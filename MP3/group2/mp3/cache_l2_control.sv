==> flow/design.v <==
package lc3b_types;
typedef logic [15:0] lc3b_word;
typedef logic  [7:0] lc3b_byte;
typedef logic [10:0] lc3b_offset11;
typedef logic  [8:0] lc3b_offset9;
typedef logic  [7:0] lc3b_trapvect8;
typedef logic  [5:0] lc3b_offset6;
typedef logic  [4:0] lc3b_imm5;
typedef logic  [3:0] lc3b_imm4;
typedef logic  [2:0] lc3b_reg;
typedef logic  [2:0] lc3b_nzp;
typedef logic  [1:0] lc3b_mem_wmask;
typedef logic			lc3b_bit;
typedef logic [127:0] l1_cache_line;
typedef logic [8:0] l1_tag;
typedef logic [2:0] l1_block_offset;
typedef logic [2:0] l1_c_index;
typedef enum bit [3:0] {
	op_add  = 4'b0001,
	op_and  = 4'b0101,
	op_br   = 4'b0000,
	op_jmp  = 4'b1100,    
	op_jsr  = 4'b0100,    
	op_ldb  = 4'b0010,
	op_ldi  = 4'b1010,
	op_ldr  = 4'b0110,
	op_lea  = 4'b1110,
	op_not  = 4'b1001,
	op_rti  = 4'b1000,
	op_shf  = 4'b1101,
	op_stb  = 4'b0011,
	op_sti  = 4'b1011,
	op_str  = 4'b0111,
	op_trap = 4'b1111
} lc3b_opcode;
typedef enum bit [3:0] {
	alu_add,
	alu_and,
	alu_not,
	alu_pass,
	alu_sll,
	alu_srl,
	alu_sra
} lc3b_aluop;
typedef struct packed {
	lc3b_opcode		opcode;
	lc3b_aluop		aluop;
	logic	[1:0]		IF_sel_pc_mux;
	logic				ID_r7_reg_mux;
	logic	[1:0]		ID_sr1_sel_store_reg_mux;
	logic	[1:0]		ID_sr2_sel_store_reg_mux;
	logic				ID_load_regfile;
	logic 			EX_sel_pc_zero_mux;
	logic	[2:0]		EX_sel_alu_mux;
	logic	[1:0]		EX_sel_pc_offset_mux;
	logic				MEM_branch;
	logic [1:0]		WB_sel_regfile_mux;
	logic				WB_load_cc;
	logic				dcache_read;
	logic				dcache_write;
} lc3b_control_word;
endpackage : lc3b_types
import lc3b_types::*;
module cache_l2_control
(
	input						clk,
	input						pmem_resp,
	input						mem_read,
	input						mem_write,
	input						hit0, hit1, hit2, hit3,
								dirty0_val, dirty1_val, dirty2_val, dirty3_val,
	input [1:0]				lru_val,
	output logic			load_lru, 
								load_data0, load_data1, load_data2, load_data3,
								load_tag0, load_tag1, load_tag2, load_tag3,
								load_valid0, load_valid1, load_valid2, load_valid3,
								load_dirty0, load_dirty1, load_dirty2, load_dirty3,
								dirty_load_val,
	output logic			input_mux_sel,
	output logic [1:0]	data_mux_sel,
	output logic [2:0]	pmem_address_mux_sel,
	output logic			mem_resp,
	output logic			pmem_read,
	output logic			pmem_write
);
enum int unsigned {
	standby, read_from_memory, write_to_memory
} state, next_state;
logic hit;
assign hit = hit0 || hit1 || hit2 || hit3;
always_comb
begin : state_actions
	load_lru					= 0;
	load_data0				= 0;
	load_data1				= 0;
	load_data2				= 0;
	load_data3				= 0;
	load_tag0				= 0;
	load_tag1				= 0;
	load_tag2				= 0;
	load_tag3				= 0;
	load_valid0				= 0;
	load_valid1				= 0;
	load_valid2				= 0;
	load_valid3				= 0;
	load_dirty0				= 0;
	load_dirty1				= 0;
	load_dirty2				= 0;
	load_dirty3				= 0;
	dirty_load_val			= 0;
	input_mux_sel			= 0;
	data_mux_sel			= 0;
	pmem_address_mux_sel	= 0;
	mem_resp					= 0;
	pmem_read				= 0;
	pmem_write				= 0;
	case(state)
		standby: begin
			if(mem_read && hit) begin
				load_lru	= 1;
				mem_resp = 1;
				if(hit0) 		data_mux_sel = 0;
				else if(hit1)	data_mux_sel = 1;
				else if(hit2)	data_mux_sel = 2;
				else				data_mux_sel = 3;
			end
			else if (mem_write && hit) begin
				load_lru	= 1;
				mem_resp = 1;
				dirty_load_val = 1;
				input_mux_sel = 1;
				if(hit0) begin
					load_data0 = 1;
					load_dirty0 = 1;
				end
				else if(hit1) begin
					load_data1 = 1;
					load_dirty1 = 1;
				end
				else if(hit2) begin
					load_data2 = 1;
					load_dirty2 = 1;
				end
				else if(hit3) begin
					load_data3 = 1;
					load_dirty3 = 1;
				end
			end
		end
		read_from_memory: begin
			pmem_read = 1;
			if(lru_val == 2'b00) begin
				load_data0	= 1;
				load_tag0 	= 1;
				load_valid0	= 1;
				load_dirty0	= 1;
			end
			else if(lru_val == 2'b01) begin
				load_data1	= 1;
				load_tag1 	= 1;
				load_valid1	= 1;
				load_dirty1	= 1;
			end
			else if(lru_val == 2'b10) begin
				load_data2	= 1;
				load_tag2	= 1;
				load_valid2	= 1;
				load_dirty2	= 1;
			end
			else begin
				load_data3	= 1;
				load_tag3 	= 1;
				load_valid3	= 1;
				load_dirty3	= 1;
			end
		end
		write_to_memory: begin
			pmem_write = 1;
			if(lru_val == 2'b00) begin
				pmem_address_mux_sel = 1;
				data_mux_sel = 0;
			end 
			else if(lru_val == 2'b01) begin
				pmem_address_mux_sel = 2;
				data_mux_sel = 1;
			end
			else if(lru_val == 2'b10) begin
				pmem_address_mux_sel = 3;
				data_mux_sel = 2;
			end
			else if(lru_val == 2'b11) begin
				pmem_address_mux_sel = 4;
				data_mux_sel = 3;
			end
		end
	endcase
end
always_comb
begin : next_state_logic
	 next_state = standby;
	case(state)
		standby: begin
			if((mem_read || mem_write) && ~hit) begin
				if(lru_val == 2'b00 && dirty0_val) 				next_state = write_to_memory;		 
				else if(lru_val == 2'b01 && dirty1_val) 		next_state = write_to_memory;
				else if(lru_val == 2'b10 && dirty2_val) 		next_state = write_to_memory;
				else if(lru_val == 2'b11 && dirty3_val) 		next_state = write_to_memory;
				else														next_state = read_from_memory;		 
			end	 
		end
		read_from_memory: begin
			if(pmem_resp)		next_state = standby;
			else					next_state = read_from_memory;
		end
		write_to_memory: begin
			if(pmem_resp)		next_state = read_from_memory;
			else					next_state = write_to_memory;
		end
		default: next_state = standby;
	endcase
end
always_ff @(posedge clk)
begin: next_state_assignment
	state <= next_state;
end
endmodule : cache_l2_control
# Step by step through the tools: cache_l2_control
# Tool output for the design above, in the order of the flow.
# Line numbers count from 1 in the design file above.
# A cell with -- has no value.
[setup]
top = "cache_l2_control"
clock = "clk"
library = "sky130hd"
lib_corner = "tt_025C_1v80"

# Elaborated design
# Source: Yosys, flattened and elaborated, memories not mapped. Widths are those after wreduce; folded enables and synchronous resets count as part of the registers. Registers that Yosys merges into a memory's read port (data or address) are not register bits. Print and check cells do not count. Equal cells are merged and count once.
[op_classes]
logic = 1
mux = 64
reduce_logical = 13
equal = 5
[op_table]
columns = ["cell", "count"]
rows = [
  ["1-bit two-way mux", 40],
  ["32-bit zero test", 1],
  ["2-bit two-way mux", 13],
  ["3-bit two-way mux", 5],
  ["1-bit case mux with 2-bit select", 4],
  ["1-bit logical AND", 7],
  ["2-bit == test (second input constant)", 3],
  ["2-bit case mux with 3-bit select", 1],
  ["1-bit logical OR", 4],
  ["2-bit by 1-bit == test with 1-bit output (second input constant)", 2],
  ["2-bit case mux with 2-bit select", 1],
  ["2-bit zero test", 1],
  ["1-bit NOT", 1],
]
[word_totals]
reg_bits = 2
input_bits = 14
output_inout_bits = 27

# Depth
# Longest topological path by Yosys (ltp), each cell counted once; first at word level (registers and memories cut), then after technology mapping (sequential cells cut; the memories' decode and read muxes count).
[logic_depth]
ltp_word = 8
ABC_AREA = 0
depth_mapped = 5

# Netlist
# Source: synth_stat.txt of the flow (Yosys; design flattened, memories mapped). It holds for the ABC_AREA given above (unset counts as 0); a run with the other value may have another netlist.
# The area totals of this step are shown rounded.
[synth_totals]
area_um2 = 469
ffs = 2
buffers = 10
sequential_area_um2 = 40.0
cell_count = 60
[by_type]
columns = ["type", "count", "type_area_um2"]
rows = [
  ["sky130_fd_sc_hd__buf_4", 10, 75.072],
  ["sky130_fd_sc_hd__ha_1", 6, 75.072],
  ["sky130_fd_sc_hd__and2_1", 7, 43.792],
  ["sky130_fd_sc_hd__dfxtp_1", 2, 40.038],
  ["sky130_fd_sc_hd__nor2_1", 8, 30.029],
  ["sky130_fd_sc_hd__nor4b_4", 1, 23.773],
  ["sky130_fd_sc_hd__a31o_1", 2, 17.517],
  ["sky130_fd_sc_hd__o32ai_1", 2, 17.517],
  ["sky130_fd_sc_hd__a22oi_1", 2, 15.014],
  ["sky130_fd_sc_hd__o21ai_0", 3, 15.014],
  ["sky130_fd_sc_hd__nor4_2", 1, 12.512],
  ["sky130_fd_sc_hd__mux2i_1", 1, 10.01],
  ["sky130_fd_sc_hd__a21o_2", 1, 8.758],
  ["sky130_fd_sc_hd__a32oi_1", 1, 8.758],
  ["sky130_fd_sc_hd__and2b_2", 1, 8.758],
  ["sky130_fd_sc_hd__nor2b_2", 1, 8.758],
  ["sky130_fd_sc_hd__inv_1", 2, 7.507],
  ["sky130_fd_sc_hd__nand3b_1", 1, 7.507],
]
# Other cell types: 8; their cells: 8.

# Worst setup path after synthesis
# Source: OpenSTA report_checks on the synthesized netlist (no wires, ideal clock, input and output delay 20% of the period each), path of least setup slack; recovery checks are left aside. Register names are those of the netlist, which keeps one name where synthesis merged equal registers.
[synth_path]
path_kind = "input -> output"
startpoint = "input port mem_read"
endpoint = "output port load_dirty2"
path_stages = 4
setup_slack_ns = 0.668
arrival_time_ns = 1.340
path_delay_ns = 0.838
t_required_ns = 2.008
path_buffers = 1
input_delay_ns = 0.502
period_ns = 2.51
period_less_setup_slack_ns = 1.842
# "path_delay_ns" = arrival - input delay + setup time.
# At an output port there is no setup time.
# "path_stages": output pins that drive a net of the path, with the launching flip-flop's if there is one; two outputs of one cell count as two.
# "period_less_setup_slack_ns" is the clock period less the worst setup slack; recovery checks do not enter. This is arithmetic on one report: input and output delays are still those of the set period (20% each).
# Between the ends stands the longest chain of elaborated cells between them, by number of cells; it is not shown to be the way that was timed. Of several equally long chains one is given.
# A line is the first line of the expression or statement that the cell stems from. Yosys adds cells for indexed reads and writes and turns some case tables into memories.
[synth_between]
path_cell_list = "sky130_fd_sc_hd__nor4b_4 sky130_fd_sc_hd__a32oi_1 sky130_fd_sc_hd__nor2_1 sky130_fd_sc_hd__buf_4"
elab_chain_cells = 3
cone_cells = 3
cone_classes = "2 x mux; 1 x reduce/logical"
[synth_lines]
columns = ["element", "line", "source"]
rows = [
  ["from (decl)", 68, "input mem_read,"],
  ["1-bit logical AND", 119, "if(mem_read && hit) begin"],
  ["1-bit two-way mux", 119, ""],
  ["1-bit case mux with 2-bit select", 117, "case(state)"],
  ["to (decl)", 77, "load_dirty0, load_dirty1, load_dirty2, load_dirty3,"],
]
# Some nets on the timed path still bear RTL names; the line given drives or declares the net.
[synth_named_nets]
columns = ["net", "line"]
rows = [
  ["load_data2", 117],
]

# Path in the finished layout
# Path of least setup slack in the final report of run 1 (OpenROAD, finished layout, wires in). Where an end is a register, its clock arrival counts in the times.
[layout_path]
path_kind = "input -> output"
startpoint = "input port lru_val[1]"
endpoint = "output port load_data0"
input_delay_ns = 0.48
period_ns = 2.39
t_required_ns = 1.91
path_buffers = 2
path_stages = 6
arrival_time_ns = 1.86
setup_slack_ns = 0.05
# Between the ends stands the longest chain of elaborated cells between them, by number of cells; it is not shown to be the way that was timed. Of several equally long chains one is given.
[layout_between]
path_cell_list = "sky130_fd_sc_hd__clkdlybuf4s50_1 sky130_fd_sc_hd__inv_1 sky130_fd_sc_hd__ha_2 sky130_fd_sc_hd__and2_1 sky130_fd_sc_hd__a21o_2 sky130_fd_sc_hd__dlygate4sd2_1"
elab_chain_cells = 3
cone_cells = 3
cone_classes = "2 x mux; 1 x reduce/logical"
[layout_lines]
columns = ["element", "line", "source"]
rows = [
  ["from (decl)", 72, "input [1:0] lru_val,"],
  ["2-bit zero test", 152, "if(lru_val == 2'b00) begin"],
  ["1-bit two-way mux", 152, ""],
  ["1-bit case mux with 2-bit select", 117, "case(state)"],
  ["to (decl)", 74, "load_data0, load_data1, load_data2, load_data3,"],
]

# Settings and measured results of 2 stored flow runs for module cache_l2_control (sky130hd), not sorted in any way. The constraints put input and output delay at 20% of the set period each and load the outputs with 0.01 pF.
# "timing.achieved_period_ns": clock period set for the run, less the worst setup slack. It is reckoned from that one timing run; input and output delays stay at 20% of the period that was set.
# "worst_path_time_ns" = time allowed to the worst setup path (clock period - input delay - output delay, where it has them) - its slack; a late launch clock adds to it, a late capture clock takes from it.
# "fin_power_uw" is the tool's figure for a default switching activity; nothing was simulated.
# Results are given in rounded form.

[[run]]
name = "run 1"
[run.settings]
period_ns = 2.39
CAP_MARGIN = 20
CORE_MARGIN = 2
CORE_UTILIZATION = 40
SLEW_MARGIN = 20
[run.results]
post_synth_area_um2 = 469
die_um2 = 1460
final_cell_area_um2 = 963
fin_util_pct = 87.9
worstSetupSlack_ns = 0.052
total_negative_slack_ns = 0.000
worst_hold_slack_ns = 0.788
fin_power_uw = 264
timing.achieved_period_ns = 2.338
worst_path_time_ns = 1.38
critical_path_kind = "input -> output"

[[run]]
name = "run 2"
[run.settings]
period_ns = 2.6
CORE_UTILIZATION = 23
SETUP_SLACK_MARGIN = 0.24
PLACE_DENSITY_LB_ADDON = 0.17
CELL_PAD_IN_SITES_DETAIL_PLACEMENT = 2
ABC_AREA = 1
GPL_TIMING_DRIVEN = 1
CTS_CLUSTER_SIZE = 16
CAP_MARGIN = 30
MAX_ROUTING_LAYER = "met4"
CORE_MARGIN = 2
SLEW_MARGIN = 20
[run.results]
post_synth_area_um2 = 551
die_um2 = 2800
final_cell_area_um2 = 991
fin_util_pct = 44.4
worstSetupSlack_ns = 0.295
total_negative_slack_ns = 0.000
worst_hold_slack_ns = 0.639
fin_power_uw = 234
timing.achieved_period_ns = 2.305
worst_path_time_ns = 1.27
critical_path_kind = "input -> output"
